==> flow/design.v <==
`timescale 1ns / 1ps
module stack(Data_Out, Full, Empty, Clk, RstN, Data_In, Push, Pop);
    parameter DEPTH = 8;
    parameter WIDTH = 4;
    output reg Empty, Full;
    output reg [WIDTH - 1:0] Data_Out;
    input [WIDTH - 1:0] Data_In;
    input Clk, RstN, Push, Pop;
    integer ptr;
    reg [WIDTH - 1:0] data [0:DEPTH - 1];
    always @(posedge Clk or negedge RstN) begin
        if(!RstN) begin
            ptr <= 0;
            Full <= 0;
            Empty <= 0;
            Data_Out <= {WIDTH{1'bz}};
        end
        else begin
            Data_Out <= {WIDTH{1'bz}};
            if(Push && !Full) begin
                Empty <= 1;
                Full <= (ptr === DEPTH - 1) ? 1 : 0;
                data[ptr] <= Data_In;
                ptr <= ptr + 1;
            end
            else if(Pop && Empty) begin
                Full <= 0;
                Empty <= ptr === 1 ? 0 : 1; 
                Data_Out <= data[ptr - 1];
                ptr <= ptr - 1;
            end
        end
    end
endmodule
Tool chain data of stack. The steps from the RTL of stack to its reports follow in flow order. Line numbers count from 1 in the design file above. Operators: Yosys type, input widths -> output width; for muxes data width and select width s. Cell names lack the library's common part. Not given: n/a

Top module: stack. Clock port: Clk. Standard-cell library: sky130hd. Library corner: tt_025C_1v80.

After elaboration. Yosys after proc, flatten, opt, wreduce and memory -nomap, before mapping. Print and check cells are not counted. Equal cells are merged and count once.

Under $add $sub $neg stands 2. The figure for eq/ne operators is 16. Reduce/logical cells: 14. Multiplexer cells: 11.

Operator list (count): $mux 32 (2); $add 32x2->32 const B (1); $sub 32x2->32 const B (1); $eqx 32x2->1 const B (1); $eqx 32x4->1 const B (1); $pmux 4 s8 (1); $eq 3x3->1 const B (8); $reduce_and 3->1 (8); $eq 3x2->1 const B (4); $mux 4 (2); $eq 3x1->1 const B (2); $logic_not 3->1 (2); $mux 1 (6); $logic_and 1x1->1 (2); $reduce_bool 2->1 (1); $logic_not 1->1 (1).

The entry for input bits reads 8. Cells after elaboration: 55. Under register bits stands 70. The entry for output and inout bits reads 6.

Longest topological paths. Longest topological path by Yosys (ltp), each cell counted once; first at word level (registers and memories cut), then after technology mapping (sequential cells cut; the memories' decode and read muxes count).

The entry for depth in word-level cells reads 5. ABC_AREA: 1. The entry for gate-level depth with buffers reads 11. The figure for mapped depth without buffers is 11.

Synthesis result. The flow's flattened synthesis, as Yosys stat reports it; memories are mapped. The netlist is that of the ABC_AREA named above (0 if unset); the other value can give another one. Totals and module areas in this step are rounded.

Cells by type (count): edfxtp_1 (32); dfrtp_1 (38); nand2_1 (147); inv_1 (64); nand3_1 (48); nor2_1 (64); xor2_1 (14); nand4_1 (19); ha_1 (8); nor3_1 (15); xnor2_1 (4); nor2_4 (3); a31oi_1 (5); nor2_2 (5); buf_2 (6); o21ai_0 (6); o21ai_2 (3); a21oi_1 (5).

Other cell types: 20; their cells: 29.

Cell count: 515. The figure for cell area after synthesis is 4070 µm². For sequential part of the area the number is 1910 µm². The figure for flip-flop cells is 70.

Path before layout. Path of least setup slack by OpenSTA after synthesis, without wires, with an ideal clock, recovery checks aside; 20% of the period is set as input and as output delay. Where synthesis merged equal registers, the netlist keeps one of their names.

Path type: reg-to-reg. From: register ptr[0]. To: register Data_Out. For delay of the path the number is 1.768 ns. The figure for path slack is 0.662 ns. The entry for setup time reads 0.129 ns. The figure for driving pins on the path is 10. Under launch time at the first pin stands 0.000 ns. Under buffers on the path stands 1. Arrival time: 1.639 ns. The figure for required time is 2.301 ns. Under period stands 2.43 ns. For synthesis period reached the number is 1.768 ns.

"delay of the path" = arrival - input delay + setup time. "driving pins on the path" counts driving pins, that of a launching flip-flop among them; a cell with two outputs on the path counts twice. "synthesis period reached" is the clock period less the worst setup slack; recovery checks do not enter. This is arithmetic on one report: input and output delays are still those of the set period (20% each). An end named without its bit number is one bit of that signal or, where synthesis recoded a state register, one of its new flip-flops. At most two assigning lines are given for a register; there are more.

Cell sequence: dfrtp_1 -> inv_1 -> ha_1 -> xor2_2 -> inv_2 -> buf_6 -> nand3_1 -> nand2_1 -> a31oi_1 -> nand3_1.

Ends and longest elaborated chain, after synthesis: start: declaration (line 9) `integer ptr;`; start: assignment (line 24) `ptr <= ptr + 1;`; start: assignment (line 30) `ptr <= ptr - 1;`; end: assignment (line 16) `Data_Out <= {WIDTH{1'bz}};`; end: assignment (line 19) `Data_Out <= {WIDTH{1'bz}};`; end: declaration (line 6) `output reg [WIDTH - 1:0] Data_Out;`.

Chain of elaborated cells between the ends: none given.

Worst path after layout. Path of least setup slack in the final report of flow run 1 (OpenROAD, finished layout, wires in). Where an end is a register, its clock arrival counts in the times.

Path type: input-to-reg. From: input Push. To: register ptr[29]. The figure for required time is 4.18 ns. Under period stands 3.92 ns. Under launch time at the first pin stands 0.78 ns. The entry for setup time reads 0.10 ns. The figure for path slack is 1.41 ns. Under buffers on the path stands 2. Input delay: 0.78 ns. Arrival time: 2.77 ns. The figure for driving pins on the path is 11.

Between the ends stands the longest chain of elaborated cells between them, by number of cells; it is not shown to be the way that was timed. Of several equally long chains one is given. A line is the first line of the expression or statement that the cell stems from. Yosys adds cells for indexed reads and writes and turns some case tables into memories. At most two assigning lines are given for a register; there are more.

Cell sequence: clkdlybuf4s50_1 -> nand2_1 -> buf_4 -> nor2_1 -> nand2_1 -> nand2_1 -> nand2_1 -> inv_1 -> nand3_1 -> nand2_1 -> nand2_1. The figure for cells in the longest elaborated chain is 2. Under elaborated cells on any way between the ends stands 3. RTL lines with such cells: 1. Classes of those cells: 1 x mux; 2 x reduce/logical.

Ends and longest elaborated chain, after layout: start: declaration (line 8) `input Clk, RstN, Push, Pop;`; $logic_and 1x1->1 (line 20) `if(Push && !Full) begin`; $mux 32 (line 20); end: assignment (line 24) `ptr <= ptr + 1;`; end: assignment (line 30) `ptr <= ptr - 1;`; end: declaration (line 9) `integer ptr;`.

==> results <==
stack through Yosys and OpenROAD on sky130hd: 2 stored runs, unordered, with their settings and measured results. The constraints put input and output delay at 20% of the set period each and load the outputs with 0.01 pF. "achieved clock period": clock period set for the run, less the worst setup slack. It is reckoned from that one timing run; input and output delays stay at 20% of the period that was set. "time on the worst setup path" means the part of the period allowed to the worst setup path (the constraints hold back 20% at inputs and 20% at outputs) less its slack; where the path has registers, the arrival times of their clocks count too. By "power consumption" is meant OpenSTA's value without simulated activity: inputs other than the clock are taken to toggle once in ten clock periods, and the tool carries that through the logic. The measured numbers are rounded.

Flow run 1 has these settings: period_ns 3.92; CORE_UTILIZATION 41; SETUP_SLACK_MARGIN 0.18; PLACE_DENSITY_LB_ADDON 0.16; CELL_PAD_IN_SITES_GLOBAL_PLACEMENT 1; CELL_PAD_IN_SITES_DETAIL_PLACEMENT 2; TNS_END_PERCENT 45; ABC_AREA 1; CTS_CLUSTER_SIZE 46; CAP_MARGIN 15; MAX_ROUTING_LAYER met4; CORE_MARGIN 2; SLEW_MARGIN 20. For the worst setup slack after layout the run shows 1.41 ns. The netlist area reported by Yosys reads 4070 µm². The sum of negative setup slack is 0.000 ns. The full die area stands at 10700 µm². The power consumption stands at 2.94 mW. The time on the worst setup path stands at 1.73 ns. Critical path type: input-to-reg. The final utilization comes to 46.8 %. For the achieved clock period the run shows 2.513 ns. The standard-cell area after layout comes to 4530 µm².

Flow run 2 has these settings: period_ns 1.81; CORE_UTILIZATION 20; PLACE_DENSITY_LB_ADDON 0.24; CORE_ASPECT_RATIO 0.99; ABC_AREA 0; GPL_TIMING_DRIVEN 1; GPL_ROUTABILITY_DRIVEN 1; SLEW_MARGIN 0; CAP_MARGIN 20; CORE_MARGIN 2. For the worst setup slack after layout the run shows -0.481 ns. The netlist area reported by Yosys reads 3470 µm². The sum of negative setup slack is -7.85 ns. The full die area stands at 18400 µm². The power consumption stands at 7.81 mW. The time on the worst setup path stands at 2.29 ns. Critical path type: reg-to-reg. The final utilization comes to 31.1 %. For the achieved clock period the run shows 2.291 ns. The standard-cell area after layout comes to 5250 µm².
